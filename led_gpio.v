==> flow/design.v <==
`timescale 1ns / 1ps
module led_gpio(
    input [31:0] addr,
    input rst, clk,
    input [31:0] data_in,
    input rd_strobe,
    input [3:0] wr_strobe,
    output reg [31:0] data_out,
    output [7:0] leds
);
reg [31:0] led_data_reg;
always @(posedge clk)
begin
if(rst)
   led_data_reg<=0;
   else if(rd_strobe)
   data_out<=led_data_reg;
   else if(wr_strobe)
   led_data_reg<=data_in;
   end
   assign leds=led_data_reg[7:0];
endmodule
# Reports on led_gpio
# What the tools print for led_gpio, step after step.
# Lines are those of the file above, counted from 1.
# Operators: Yosys type, input widths -> output width; for muxes data width and select width s.
# Library cell names are shortened.
# Not given: -
# setup
design,led_gpio
clk_port,clk
lib,sky130hd
lib_corner,tt_025C_1v80

# Elaborated design
# Yosys after proc, flatten, opt, wreduce and memory -nomap, before mapping. Enables and synchronous resets that opt folds into registers are not counted as muxes. Memory bits, and registers merged into a memory's read port (data or address), are not among the register bits. Print and check cells are not counted. Equal cells are merged and count once.
# bits
in_bits,71
regBits,64
wordCells,7
# op_classes
n_logic,2
n_reduce_logical,3
# op_table
cell,n
$reduce_and 2->1,2
$reduce_bool 4->1,1
$not 1->1,2

# Depth
# Longest topological path by Yosys (ltp), each cell counted once; first at word level (registers and memories cut), then after technology mapping (sequential cells cut; the memories' decode and read muxes count).
# logic_depth
word_depth,2
ABC_AREA,0
ltp_mapped,4
ltp_nobuf,3

# After synthesis
# Yosys stat after the flow's synthesis: flattened, memories mapped to cells. It holds for the ABC_AREA given above (unset counts as 0); a run with the other value may have another netlist.
# Totals and module areas in this step are rounded.
# synth_totals
flip_flops,64
area_um2,2467
buffers,18
stdcells,181
seq_area_um2,1602
# types
type,n
edfxtp_1,32
dfxtp_1,32
nand2b_1,64
mux2i_1,32
buf_4,8
buf_6,3
clkbuf_1,7
nor4_2,1
nor2_2,1
nor2b_1,1

# Timing after synthesis
# OpenSTA on the mapped netlist: ideal clock, no wires. The path of least setup slack (recovery checks aside). Input and output delay are each 20% of the period. Register names are those of the netlist, which keeps one name where synthesis merged equal registers.
# synth_timing
path_type,input to register
start,in rst
end,reg data_out[0]
setup_ps,425
required_time_ps,3235
clock_period_ps,3660
n_path_buf,2
setup_slack_ps,727
arrival_time_ps,2508
stages,3
in_delay_ps,732
t_first_pin_ps,732
path_delay_ps,2201
period_less_setup_slack_ps,2933
# "path_delay_ps" = arrival - input delay + setup time.
# "stages": output pins that drive a net of the path, with the launching flip-flop's if there is one; two outputs of one cell count as two.
# "period_less_setup_slack_ps" = period - worst setup slack (recovery checks aside). The figure is calculated, with input and output delays left at 20% of the set period.
# The rows between start and end are the longest chain of elaborated cells between them; the timing report does not say that the signal goes this way. Where chains are equally long, one stands for them.
# A line is the first line of the expression or statement that the cell stems from. Yosys adds cells for indexed reads and writes and turns some case tables into memories.
# synth_via
path_cell_list,clkbuf_1 -> clkbuf_1 -> nor2b_1
elab_chain_len,2
# synth_rtl
item,line,source
from (decl),4,"input rst, clk,"
$not 1->1,-,
$reduce_and 2->1,-,
to (assign),17,data_out<=led_data_reg;
to (decl),8,"output reg [31:0] data_out,"

# Worst path after layout
# From the final timing report of run A: the path of least setup slack in the routed layout; clock arrival at registers is part of the times.
# The path's times are printed in steps of 10 ps; the period is the one set.
# layout_timing
path_type,register to output
start,reg led_data_reg[5]
end,out leds[5]
required_time_ps,1530
n_path_buf,1
out_delay_ps,380
setup_slack_ps,300
t_first_pin_ps,320
clock_period_ps,1910
arrival_time_ps,1230
stages,2
# layout_via
path_cell_list,dfxtp_1 -> clkdlybuf4s50_1
elab_chain_len,0
# layout_rtl
item,line,source
from (decl),11,reg [31:0] led_data_reg;
from (assign),15,led_data_reg<=0;
from (assign),19,led_data_reg<=data_in;
to (decl),9,output [7:0] leds

# 2 stored runs of led_gpio in the flow (synthesis by Yosys, layout by OpenROAD, sky130hd cells), in arbitrary order. Constraints: input delay and output delay 20% of the set period each, output load 0.01 pF.
# "power.total_mw" rests on the timing tool's default activity at the inputs, not on a simulated workload.
# Results are given in rounded form.
# Settings: n/a = not set for that run.
name,run A,run B
period_ns,1.91,1.87
CORE_UTILIZATION,32,47
PLACE_DENSITY,0.76,n/a
GPL_TIMING_DRIVEN,1,n/a
GPL_ROUTABILITY_DRIVEN,1,1
CTS_CLUSTER_SIZE,72,54
CAP_MARGIN,30,20
CORE_MARGIN,2,2
SLEW_MARGIN,20,25
SETUP_SLACK_MARGIN,n/a,-0.12
PLACE_DENSITY_LB_ADDON,n/a,0.16
CORE_ASPECT_RATIO,n/a,0.72
CELL_PAD_IN_SITES_GLOBAL_PLACEMENT,n/a,2
TNS_END_PERCENT,n/a,15
fin_tns_ps,0,0
power.total_mw,2.873,3.023
die_um2,8429,5853
timing.setup.ws_ps,299,246
holdWs_ps,430,433
synth_chip_area_um2,2467,2467
post_route_stdcell_area_um2,3483,3497
